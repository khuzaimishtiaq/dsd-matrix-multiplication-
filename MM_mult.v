==> flow/design.v <==
`timescale 1ns / 1ps
module matrix_mult_top (
    input wire clk,
    input wire rst,
    input wire start,
    input wire [7:0] a11, a12, a13,
    input wire [7:0] a21, a22, a23,
    input wire [7:0] a31, a32, a33,
    input wire [7:0] b11, b12, b13,   
    input wire [7:0] b21, b22, b23,   
    input wire [7:0] b31, b32, b33,   
    output reg [15:0] c11, c12, c13,  
    output reg [15:0] c21, c22, c23,  
    output reg [15:0] c31, c32, c33,  
    output reg done
);
    wire [15:0] c1_col1, c2_col1, c3_col1;
    wire [15:0] c1_col2, c2_col2, c3_col2;
    wire [15:0] c1_col3, c2_col3, c3_col3;
    wire done_col1, done_col2, done_col3;
    reg start_col;
    reg [1:0] state;
    parameter IDLE = 2'b00;
    parameter COMPUTE = 2'b01;
    parameter FINISH = 2'b10;
    always @(posedge clk or posedge rst) begin
        if (rst) begin
            state <= IDLE;
            start_col <= 0;
            done <= 0;
        end else begin
            case (state)
                IDLE: begin
                    if (start) begin
                        state <= COMPUTE;
                        start_col <= 1;  
                        done <= 0;
                    end
                end
                COMPUTE: begin
                    if (done_col1 && done_col2 && done_col3) begin
                        state <= FINISH;
                        start_col <= 0;
                    end
                end
                FINISH: begin
                    done <= 1;
                    state <= IDLE;
                end
                default: state <= IDLE;
            endcase
        end
    end
    matrix_mult col1 (
        .clk(clk),
        .rst(rst),
        .start(start_col),
        .a11(a11), .a12(a12), .a13(a13),
        .a21(a21), .a22(a22), .a23(a23),
        .a31(a31), .a32(a32), .a33(a33),
        .b1(b11), .b2(b21), .b3(b31),
        .c1(c1_col1), .c2(c2_col1), .c3(c3_col1),
        .done(done_col1)
    );
    matrix_mult col2 (
        .clk(clk),
        .rst(rst),
        .start(start_col),
        .a11(a11), .a12(a12), .a13(a13),
        .a21(a21), .a22(a22), .a23(a23),
        .a31(a31), .a32(a32), .a33(a33),
        .b1(b12), .b2(b22), .b3(b32),
        .c1(c1_col2), .c2(c2_col2), .c3(c3_col2),
        .done(done_col2)
    );
    matrix_mult col3 (
        .clk(clk),
        .rst(rst),
        .start(start_col),
        .a11(a11), .a12(a12), .a13(a13),
        .a21(a21), .a22(a22), .a23(a23),
        .a31(a31), .a32(a32), .a33(a33),
        .b1(b13), .b2(b23), .b3(b33),
        .c1(c1_col3), .c2(c2_col3), .c3(c3_col3),
        .done(done_col3)
    );
    always @(posedge clk or posedge rst) begin
        if (rst) begin
            {c11, c12, c13, c21, c22, c23, c31, c32, c33} <= 0;
        end else if (state == FINISH) begin
            c11 <= c1_col1; c12 <= c1_col2; c13 <= c1_col3;
            c21 <= c2_col1; c22 <= c2_col2; c23 <= c2_col3;
            c31 <= c3_col1; c32 <= c3_col2; c33 <= c3_col3;
        end
    end
endmodule
module matrix_mult (
    input wire clk,
    input wire rst,
    input wire start,
    input wire [7:0] a11, a12, a13,
    input wire [7:0] a21, a22, a23,
    input wire [7:0] a31, a32, a33,
    input wire [7:0] b1, b2, b3,
    output reg [15:0] c1, c2, c3,
    output reg done
);
    reg [2:0] state;
    reg [15:0] temp_c1, temp_c2, temp_c3;
    parameter IDLE = 3'b000;
    parameter ROW1 = 3'b001;
    parameter ROW2 = 3'b010;
    parameter ROW3 = 3'b011;
    parameter FINISH = 3'b100;
    always @(posedge clk or posedge rst) begin
        if (rst) begin
            state <= IDLE;
            done <= 0;
            {c1, c2, c3, temp_c1, temp_c2, temp_c3} <= 0;
        end else begin
            case (state)
                IDLE: begin
                    if (start) begin
                        state <= ROW1;
                        done <= 0;
                    end
                end
                ROW1: begin
                    temp_c1 <= a11 * b1 + a12 * b2 + a13 * b3;
                    state <= ROW2;
                end
                ROW2: begin
                    temp_c2 <= a21 * b1 + a22 * b2 + a23 * b3;
                    state <= ROW3;
                end
                ROW3: begin
                    temp_c3 <= a31 * b1 + a32 * b2 + a33 * b3;
                    state <= FINISH;
                end
                FINISH: begin
                    {c1, c2, c3} <= {temp_c1, temp_c2, temp_c3};
                    done <= 1;
                    state <= IDLE;
                end
                default: state <= IDLE;
            endcase
        end
    end
endmodule
Reports on matrix_mult_top
The steps from the RTL of matrix_mult_top to its reports follow in flow order. Line numbers count from 1 in the design file above. Cell names lack the library's common part. The mark -- stands for no value.

Design top: matrix_mult_top. Clock: clk. Cell library: sky130hd. Corner: tt_025C_1v80.

Elaborated design
Source: Yosys, flattened and elaborated, memories not mapped. Widths are those after wreduce. Registers that Yosys merges into a memory's read port (data or address) are not register bits. Print and check cells do not count. Equal cells are merged and count once.

For flip-flop bits (word level) the number is 448. Under output and inout bits stands 145.

Under $add $sub $neg stands 18. Under multipliers stands 27. The entry for equal/unequal tests reads 19. Under multiplexer cells stands 16. For reductions and logical operators the number is 17.

Operators with widths (count): 8-bit by 8-bit multiplier with 16-bit output (27); 16-bit adder (18); 3-bit case mux with 4-bit select (3); 3-bit by 2-bit equality test with 1-bit output (second input constant) (6); 2-bit inequality test (second input constant) (5); 2-bit AND reduction (5); 2-bit nonzero test (5); 1-bit case mux with 2-bit select (5); 3-bit by 1-bit equality test with 1-bit output (second input constant) (3); 3-bit equality test (second input constant) (3); 3-bit zero test (3); 2-bit case mux with 2-bit select (1); 2-bit 2-to-1 mux (2); 1-bit 2-to-1 mux (4); 3-bit AND reduction (1); 3-bit 2-to-1 mux (1); 1-bit logical AND (2); 2-bit by 1-bit equality test with 1-bit output (second input constant) (1); 2-bit equality test (second input constant) (1); 2-bit zero test (1).

Depth
Depth = most cells in a row (Yosys ltp): at word level without a register or memory, in the mapped netlist without a sequential cell, where the memories' decode and read muxes count.

For depth after elaboration the number is 4. The figure for ABC_AREA is 1. The figure for depth in mapped cells is 28.

Synthesis result
The flow's flattened synthesis, as Yosys stat reports it; memories are mapped. The netlist is that of the ABC_AREA named above (0 if unset); the other value can give another one.

The figure for cells in the netlist is 10319. The figure for mapped area is 80041.8 µm². Flip-flop cells: 455. Buffers: 377.

Cells by type: fa_1 (count 1422, area in all 2.85E+04 µm²); inv_1 (count 3495, area in all 1.31E+04 µm²); dfrtp_1 (count 451, area in all 1.13E+04 µm²); nand2_1 (count 2931, area in all 1.1E+04 µm²); ha_1 (count 819, area in all 1.02E+04 µm²); o21ai_0 (count 256, area in all 1.28E+03 µm²); clkbuf_1 (count 338, area in all 1.27E+03 µm²); nand3_1 (count 164, area in all 820.787 µm²); nor2_1 (count 135, area in all 506.736 µm²); a21oi_1 (count 72, area in all 360.346 µm²); xor2_1 (count 27, area in all 236.477 µm²); nand4_1 (count 29, area in all 181.424 µm²); buf_2 (count 29, area in all 145.139 µm²); xnor2_1 (count 14, area in all 122.618 µm²); o21bai_1 (count 15, area in all 112.608 µm²); o21ai_1 (count 22, area in all 110.106 µm²); dfstp_2 (count 4, area in all 105.101 µm²); o21ai_2 (count 12, area in all 105.101 µm²).

Other cell types: 15; their cells: 84.

Timing after synthesis
OpenSTA on the mapped netlist: ideal clock, no wires. The path of least setup slack (recovery checks aside). Input and output delay are each 20% of the period. Register names are those of the netlist, which keeps one name where synthesis merged equal registers.

Path kind: input -> register. Start point: input b11[3]. End point: register col1.temp_c2[11]. Clock period: 11.2 ns. The entry for input delay reads 2.240 ns. Under setup time stands 0.122 ns. The entry for time at the first pin reads 2.240 ns. The figure for arrival is 7.274 ns. The entry for setup slack reads 3.804 ns. The entry for delay of the path reads 5.156 ns. The entry for driving pins on the path reads 22. The entry for period reached after synthesis reads 7.396 ns.

"delay of the path" is the arrival time less input delay plus setup time. "driving pins on the path" counts driving pins, that of a launching flip-flop among them; a cell with two outputs on the path counts twice. "period reached after synthesis" = period - worst setup slack (recovery checks aside). The figure is calculated, with input and output delays left at 20% of the set period. Between the ends stands the longest chain of elaborated cells between them, by number of cells; it is not shown to be the way that was timed. Of several equally long chains one is given. Each line given opens the expression or statement behind the cell; cells for indexed reads and writes are added by Yosys, which also makes memories of some case tables.

Path through: clkbuf_1 nand2_1 fa_1 inv_1 fa_1 inv_1 fa_1 fa_1 inv_1 fa_1 fa_1 inv_1 fa_1 inv_1 ha_1 nand2_1 nand2_1 nor2_2 inv_1 a21oi_2 xor2_1 o21ai_1. The entry for cells in the longest elaborated chain reads 3. The entry for elaborated cells on any way between the ends reads 3. Those cells by class: 2 x add/sub; 1 x mul.

Ends and longest elaborated chain, post-synthesis: start, declared (RTL line 9) `input wire [7:0] b11, b12, b13,`; 8-bit by 8-bit multiplier with 16-bit output (RTL line 133) `temp_c2 <= a21 * b1 + a22 * b2 + a23 * b3;`; 16-bit adder (2 in a row) (RTL line 133); end, assigned (RTL line 133); end, declared (RTL line 109) `reg [15:0] temp_c1, temp_c2, temp_c3;`.

Worst path after layout
Path of least setup slack in the final report of flow run A (OpenROAD, finished layout, wires in). Where an end is a register, its clock arrival counts in the times.

Path kind: input -> register. Start point: input a23[3]. End point: register col1.temp_c2[14]. Clock period: 5.28 ns. The entry for input delay reads 1.06 ns. Under setup time stands 0.11 ns. The entry for time at the first pin reads 1.06 ns. The figure for arrival is 6.43 ns. The entry for setup slack reads -0.57 ns. The entry for driving pins on the path reads 26.

Between the ends stands the longest chain of elaborated cells between them, by number of cells; it is not shown to be the way that was timed. Of several equally long chains one is given.

Path through: buf_12 buf_12 buf_12 buf_8 nand2_4 inv_2 fa_1 inv_2 fa_1 inv_2 fa_1 fa_1 fa_1 fa_1 inv_2 fa_1 inv_2 ha_4 buf_4 nand2_4 o21ai_2 nand2_1 nand3_1 nand2_1 nand3_1 nand2_1. The entry for cells in the longest elaborated chain reads 2. The entry for elaborated cells on any way between the ends reads 2. Those cells by class: 1 x add/sub; 1 x mul.

Ends and longest elaborated chain, post-layout: start, declared (RTL line 7) `input wire [7:0] a21, a22, a23,`; 8-bit by 8-bit multiplier with 16-bit output (RTL line 133) `temp_c2 <= a21 * b1 + a22 * b2 + a23 * b3;`; 16-bit adder (RTL line 133); end, assigned (RTL line 133); end, declared (RTL line 109) `reg [15:0] temp_c1, temp_c2, temp_c3;`.

Subject: matrix_mult_top on sky130hd, stored results

Hello all,

Design matrix_mult_top on sky130hd. What follows are 2 stored runs of the flow, each under its own settings; their order means nothing. The constraints put input and output delay at 20% of the set period each and load the outputs with 0.01 pF. "reached clock period": clock period set for the run, less the worst setup slack. It is reckoned from that one timing run; input and output delays stay at 20% of the period that was set. "time used up by the worst setup path" = time allowed to the worst setup path (clock period - input delay - output delay, where it has them) - its slack; a late launch clock adds to it, a late capture clock takes from it.

Files of flow run A:
==> flow/run.sh <==
#!/bin/bash
# the make line also repeats the synthesis and layout settings of config.mk as NAME=value (left out here)
make -C /OpenROAD-flow-scripts/flow DESIGN_CONFIG=/design/flow/config.mk WORK_HOME=/design/flow/orfs CLKGATE_MAP_FILE= finish
==> flow/config.mk <==
export PLATFORM = sky130hd
export DESIGN_NAME = matrix_mult_top
export DESIGN_NICKNAME = matrix_mult_top
export VERILOG_FILES = /design/flow/design.v
export SDC_FILE = /design/flow/constraint.sdc
export NUM_CORES = 4
export LEC_CHECK = 0
export ABC_AREA = 1
export CAP_MARGIN = 20
export CORE_MARGIN = 2
export CORE_UTILIZATION = 37
export PLACE_DENSITY = 0.51
export SETUP_SLACK_MARGIN = -0.24
export SLEW_MARGIN = 20
==> flow/constraint.sdc <==
create_clock -name core_clock -period 5.28 [get_ports {clk}]
set_input_delay 1.0560 -clock core_clock [delete_from_list [all_inputs] [get_ports {clk}]]
set_output_delay 1.0560 -clock core_clock [all_outputs]
set_load 0.01 [all_outputs]

Results of flow run A. The final design utilization reads 50.2 %. The worst-case hold slack reads 0.469 ns. The measured time used up by the worst setup path is 4.79 ns. Critical path type: input -> register. The standard-cell area after layout reads 107810.0 µm². The reached clock period stands at 5.847 ns. The lowest setup slack reads -0.567 ns. The measured die area is 220064.0 µm². The measured total negative setup slack is -37.653 ns. The measured mapped cell area after synthesis is 80041.8 µm².

Files of flow run B:
==> flow/run.sh <==
#!/bin/bash
# the make line also repeats the synthesis and layout settings of config.mk as NAME=value (left out here)
make -C /OpenROAD-flow-scripts/flow DESIGN_CONFIG=/design/flow/config.mk WORK_HOME=/design/flow/orfs CLKGATE_MAP_FILE= finish
==> flow/config.mk <==
export PLATFORM = sky130hd
export DESIGN_NAME = matrix_mult_top
export DESIGN_NICKNAME = matrix_mult_top
export VERILOG_FILES = /design/flow/design.v
export SDC_FILE = /design/flow/constraint.sdc
export NUM_CORES = 4
export LEC_CHECK = 0
export ABC_AREA = 1
export CAP_MARGIN = 20
export CELL_PAD_IN_SITES_GLOBAL_PLACEMENT = 2
export CORE_MARGIN = 2
export CORE_UTILIZATION = 50
export CTS_CLUSTER_SIZE = 81
export GPL_TIMING_DRIVEN = 0
export MIN_ROUTING_LAYER = met1
export PLACE_DENSITY_LB_ADDON = 0.01
export SETUP_SLACK_MARGIN = 0.56
export SLEW_MARGIN = 30
==> flow/constraint.sdc <==
create_clock -name core_clock -period 6.4 [get_ports {clk}]
set_input_delay 1.2800 -clock core_clock [delete_from_list [all_inputs] [get_ports {clk}]]
set_output_delay 1.2800 -clock core_clock [all_outputs]
set_load 0.01 [all_outputs]

Results of flow run B. The final design utilization reads 59.2 %. The worst-case hold slack reads 0.407 ns. The measured time used up by the worst setup path is 5.03 ns. Critical path type: input -> register. The standard-cell area after layout reads 93901.3 µm². The reached clock period stands at 6.306 ns. The lowest setup slack reads 0.094 ns. The measured die area is 163301.0 µm². The measured total negative setup slack is 0.000 ns. The measured mapped cell area after synthesis is 80041.8 µm².

Thanks
