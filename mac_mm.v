==> flow/design.v <==
`timescale 1ns / 1ps
module matrix_mac_top (
    input wire clk,
    input wire rst,
    input wire start,
    input wire [7:0] a11, a12, a13,
    input wire [7:0] a21, a22, a23,
    input wire [7:0] a31, a32, a33,
    input wire [7:0] b11, b12, b13,   
    input wire [7:0] b21, b22, b23,   
    input wire [7:0] b31, b32, b33,   
    output reg [15:0] c11, c12, c13,  
    output reg [15:0] c21, c22, c23,  
    output reg [15:0] c31, c32, c33,  
    output reg done
);
    wire [15:0] c1_col1, c2_col1, c3_col1;
    wire [15:0] c1_col2, c2_col2, c3_col2;
    wire [15:0] c1_col3, c2_col3, c3_col3;
    reg start_internal;
    reg [1:0] state;
    parameter IDLE = 2'b00, COMPUTE = 2'b01, FINISH = 2'b10;
    always @(posedge clk or posedge rst) begin
        if (rst) begin
            state <= IDLE;
            start_internal <= 0;
            done <= 0;
        end else begin
            case (state)
                IDLE: begin
                    if (start) begin
                        state <= COMPUTE;
                        start_internal <= 1;
                    end
                end
                COMPUTE: begin
                    state <= FINISH;
                    start_internal <= 0;
                end
                FINISH: begin
                    done <= 1;
                    state <= IDLE;
                end
            endcase
        end
    end
    mac_matrix_vector col1 (
        .a11(a11), .a12(a12), .a13(a13),
        .a21(a21), .a22(a22), .a23(a23),
        .a31(a31), .a32(a32), .a33(a33),
        .b1(b11), .b2(b21), .b3(b31),
        .c1(c1_col1), .c2(c2_col1), .c3(c3_col1),
        .clk(clk), .reset(rst)
    );
    mac_matrix_vector col2 (
        .a11(a11), .a12(a12), .a13(a13),
        .a21(a21), .a22(a22), .a23(a23),
        .a31(a31), .a32(a32), .a33(a33),
        .b1(b12), .b2(b22), .b3(b32),
        .c1(c1_col2), .c2(c2_col2), .c3(c3_col2),
        .clk(clk), .reset(rst)
    );
    mac_matrix_vector col3 (
        .a11(a11), .a12(a12), .a13(a13),
        .a21(a21), .a22(a22), .a23(a23),
        .a31(a31), .a32(a32), .a33(a33),
        .b1(b13), .b2(b23), .b3(b33),
        .c1(c1_col3), .c2(c2_col3), .c3(c3_col3),
        .clk(clk), .reset(rst)
    );
    always @(posedge clk or posedge rst) begin
        if (rst) begin
            c11 <= 0; c12 <= 0; c13 <= 0;
            c21 <= 0; c22 <= 0; c23 <= 0;
            c31 <= 0; c32 <= 0; c33 <= 0;
        end else if (state == FINISH) begin
            c11 <= c1_col1; c12 <= c1_col2; c13 <= c1_col3;
            c21 <= c2_col1; c22 <= c2_col2; c23 <= c2_col3;
            c31 <= c3_col1; c32 <= c3_col2; c33 <= c3_col3;
        end
    end
endmodule
module mac_matrix_vector (
    input wire [7:0] a11, a12, a13, 
    input wire [7:0] a21, a22, a23,
    input wire [7:0] a31, a32, a33,
    input wire [7:0] b1, b2, b3,
    output reg [15:0] c1, c2, c3,
    input wire clk,
    input wire reset
);
    always @(posedge clk or posedge reset) begin
        if (reset) begin
            c1 <= 16'd0;
            c2 <= 16'd0;
            c3 <= 16'd0;
        end else begin
            c1 <= (a11 * b1) + (a12 * b2) + (a13 * b3);
            c2 <= (a21 * b1) + (a22 * b2) + (a23 * b3);
            c3 <= (a31 * b1) + (a32 * b2) + (a33 * b3);
        end
    end
endmodule
# Reports on matrix_mac_top
# What the tools print for matrix_mac_top, step after step.
# Line numbers count from 1 in the design file above.
# Operators carry their Yosys type and port widths (W data, S select, Z words).
# Library cell names are shortened.
setup:
  top: "matrix_mac_top"
  clock: "clk"
  library: "sky130hd"
  pvt_corner: "tt_025C_1v80"

# Elaborated design
# Counts by Yosys on the flattened word-level netlist (proc, flatten, opt, wreduce; memories kept). Register bits leave out memories and registers merged into their read ports (data or address). Print and check cells are left out. Cells with the same type and inputs are merged into one.
classes:
  add_sub_neg: 18
  mul: 27
  n_eq: 3
  n_mux: 2
  n_reduce_logical: 3
ops:
  columns: ["cell", "n"]
  rows:
  - ["$mul A8 B8 Y16", 27]
  - ["$add A16 B16 Y16", 18]
  - ["$pmux W2 S3", 1]
  - ["$reduce_bool A3 Y1", 1]
  - ["$eq A2 B1 Y1 const B", 1]
  - ["$eq A2 B2 Y1 const B", 1]
  - ["$ne A2 B2 Y1 const B", 1]
  - ["$logic_not A2 Y1", 1]
  - ["$reduce_and A2 Y1", 1]
  - ["$mux W2", 1]
word_totals:
  reg_bits: 291
  in_bits: 147
  out_inout_bits: 145
  word_cells: 73

# Depth
# Longest topological path by Yosys (ltp), each cell counted once; first at word level (registers and memories cut), then after technology mapping (sequential cells cut; the memories' decode and read muxes count).
depth:
  ltp_word: 3
  abc_area: 0
  ltp_mapped: 23
  depth_no_buf: 22

# After synthesis
# Yosys stat after the flow's synthesis: flattened, memories mapped to cells. It holds for the ABC_AREA given above (unset counts as 0); a run with the other value may have another netlist.
# Totals and module areas in this step are rounded.
mapped:
  cells: 7203
  synth_area_um2: 69100
  sequential_area_um2: 7310
  ff_cells: 292
  buffers: 308
by_type:
  columns: ["type", "n"]
  rows:
  - ["fa_1", 1422]
  - ["ha_1", 819]
  - ["inv_1", 2011]
  - ["and2_1", 1171]
  - ["dfrtp_1", 291]
  - ["nand2_1", 589]
  - ["mux2_2", 144]
  - ["clkbuf_1", 308]
  - ["xnor2_1", 115]
  - ["xor2_1", 38]
  - ["a21o_1", 38]
  - ["a21oi_1", 33]
  - ["o21ai_0", 27]
  - ["nor3_1", 22]
  - ["nand3_1", 20]
  - ["nor2b_1", 16]
  - ["nand2b_1", 15]
  - ["nor2_1", 21]
# Other cell types: 36; their cells: 103.
# By module: a second synthesis without flattening, with its own total; a netlist apart from the flattened one above.
unflattened:
  cells_unflattened: 7099
  hier_area_um2: 68900
# Rows give one instance, submodules left out.
by_module:
  columns: ["mod", "instances", "n_cells", "area_um2", "seq_area_um2"]
  rows:
  - ["mac_matrix_vector", 3, 2262, 21100, 1200]
  - ["matrix_mac_top", 1, 313, 5560, 3700]

# Timing after synthesis
# Source: OpenSTA report_checks on the synthesized netlist (no wires, ideal clock, input and output delay 20% of the period each), path of least setup slack; recovery checks are left aside. Register names are those of the netlist, which keeps one name where synthesis merged equal registers.
synth_path:
  path_type: "input-to-reg"
  from: "in a21[5]"
  to: "reg col2.c2[13]"
  tclk_ns: 8.49
  input_delay_ns: 1.698
  t_first_pin_ns: 1.698
  arrival_time_ns: 7.176
  path_slack_ns: 1.244
  delay_ns: 5.547
  driving_pins: 21
  path_buffers: 1
  synth_period_reached_ns: 7.246
# "delay_ns" = arrival - input delay + setup time.
# "driving_pins" counts driving pins, that of a launching flip-flop among them; a cell with two outputs on the path counts twice.
# "synth_period_reached_ns" is the clock period less the worst setup slack; recovery checks do not enter. This is arithmetic on one report: input and output delays are still those of the set period (20% each).
# The rows between start and end are the longest chain of elaborated cells between them; the timing report does not say that the signal goes this way. Where chains are equally long, one stands for them.
# Each line given opens the expression or statement behind the cell; cells for indexed reads and writes are added by Yosys, which also makes memories of some case tables.
synth_via:
  path_cell_list: "clkbuf_1 nand2_1 fa_1 inv_1 fa_1 inv_1 fa_1 fa_1 inv_1 fa_1 fa_1 inv_1 fa_1 inv_1 ha_1 a21o_1 a21o_1 a21o_1 a31o_2 a2111oi_0 nand3b_1"
  elab_chain_len: 3
  cells_between: 3
  cone_lines: 1
  cone_classes: "2 x add/sub; 1 x mul"
synth_rtl:
  columns: ["element", "line", "text"]
  rows:
  - ["from (decl)", 7, "input wire [7:0] a21, a22, a23,"]
  - ["$mul A8 B8 Y16", 99, "c2 <= (a21 * b1) + (a22 * b2) + (a23 * b3);"]
  - ["$add A16 B16 Y16 (2 in a row)", 99, null]
  - ["to (assign)", 95, "c2 <= 16'd0;"]
  - ["to (assign)", 99, null]
  - ["to (decl)", 88, "output reg [15:0] c1, c2, c3,"]

# Worst path after layout
# From the final timing report of stored run 1: the path of least setup slack in the routed layout; clock arrival at registers is part of the times.
layout_path:
  path_type: "input-to-reg"
  from: "in a12[3]"
  to: "reg col3.c1[14]"
  tclk_ns: 7.72
  input_delay_ns: 1.54
  t_first_pin_ns: 1.54
  arrival_time_ns: 8.21
  path_slack_ns: 0.04
  driving_pins: 21
  path_buffers: 2
# The rows between start and end are the longest chain of elaborated cells between them; the timing report does not say that the signal goes this way. Where chains are equally long, one stands for them.
layout_via:
  path_cell_list: "clkdlybuf4s50_1 clkbuf_4 and2_1 fa_1 inv_1 fa_1 inv_1 fa_1 fa_1 fa_1 fa_1 inv_1 fa_1 inv_1 ha_1 a21o_1 a21o_1 a211oi_2 o31ai_1 a21oi_1 xnor2_2"
  elab_chain_len: 3
  cells_between: 3
  cone_lines: 1
  cone_classes: "2 x add/sub; 1 x mul"
layout_rtl:
  columns: ["element", "line", "text"]
  rows:
  - ["from (decl)", 6, "input wire [7:0] a11, a12, a13,"]
  - ["$mul A8 B8 Y16", 98, "c1 <= (a11 * b1) + (a12 * b2) + (a13 * b3);"]
  - ["$add A16 B16 Y16 (2 in a row)", 98, null]
  - ["to (assign)", 94, "c1 <= 16'd0;"]
  - ["to (assign)", 98, null]
  - ["to (decl)", 88, "output reg [15:0] c1, c2, c3,"]

# Record of 2 stored runs of the RTL-to-layout flow on matrix_mac_top, platform sky130hd. The runs are unordered. Constraints: input delay and output delay 20% of the set period each, output load 0.01 pF.
# By "timing.achieved_period_ns" is meant the clock period of the run minus its worst setup slack. This is arithmetic on one report: input and output delays are still those of the set period (20% each).
# "worstPathTime_ns" is the time allowed to the run's worst setup path (the clock period less input and output delay, where it has them) less its slack. Clock arrival times count: a late capture clock shortens it, a late launch clock lengthens it.
# Values from the reports are rounded here.
runs:
  - name: "stored run 1"
    settings:
      period_ns: 7.72
      CORE_UTILIZATION: 18
      PLACE_DENSITY_LB_ADDON: 0.27
      CELL_PAD_IN_SITES_GLOBAL_PLACEMENT: 0
      GPL_TIMING_DRIVEN: 0
      CTS_CLUSTER_SIZE: 72
      MIN_ROUTING_LAYER: "met1"
      CAP_MARGIN: 20
      CORE_MARGIN: 2
      SLEW_MARGIN: 20
    results:
      timing.achieved_period_ns: 7.684
      worst_hold_slack_ns: 0.345
      worstPathTime_ns: 6.14
      critical_path_kind: "input-to-reg"
      final_stdcell_area_um2: 81000
      tns_setup_ns: 0.000
      final_die_area_um2: 389000
      yosys.chip_area_um2: 69100
      worstSetupSlack_ns: 0.036
  - name: "stored run 2"
    settings:
      period_ns: 6.25
      CORE_UTILIZATION: 56
      PLACE_DENSITY_LB_ADDON: 0.03
      CORE_ASPECT_RATIO: 1.11
      CELL_PAD_IN_SITES_GLOBAL_PLACEMENT: 1
      TNS_END_PERCENT: 40
      GPL_ROUTABILITY_DRIVEN: 0
      CTS_CLUSTER_SIZE: 62
      CAP_MARGIN: 30
      MAX_ROUTING_LAYER: "met5"
      CORE_MARGIN: 2
      SLEW_MARGIN: 20
    results:
      timing.achieved_period_ns: 6.496
      worst_hold_slack_ns: 0.373
      worstPathTime_ns: 5.25
      critical_path_kind: "input-to-reg"
      final_stdcell_area_um2: 91600
      tns_setup_ns: -2.73
      final_die_area_um2: 126000
      yosys.chip_area_um2: 69100
      worstSetupSlack_ns: -0.246
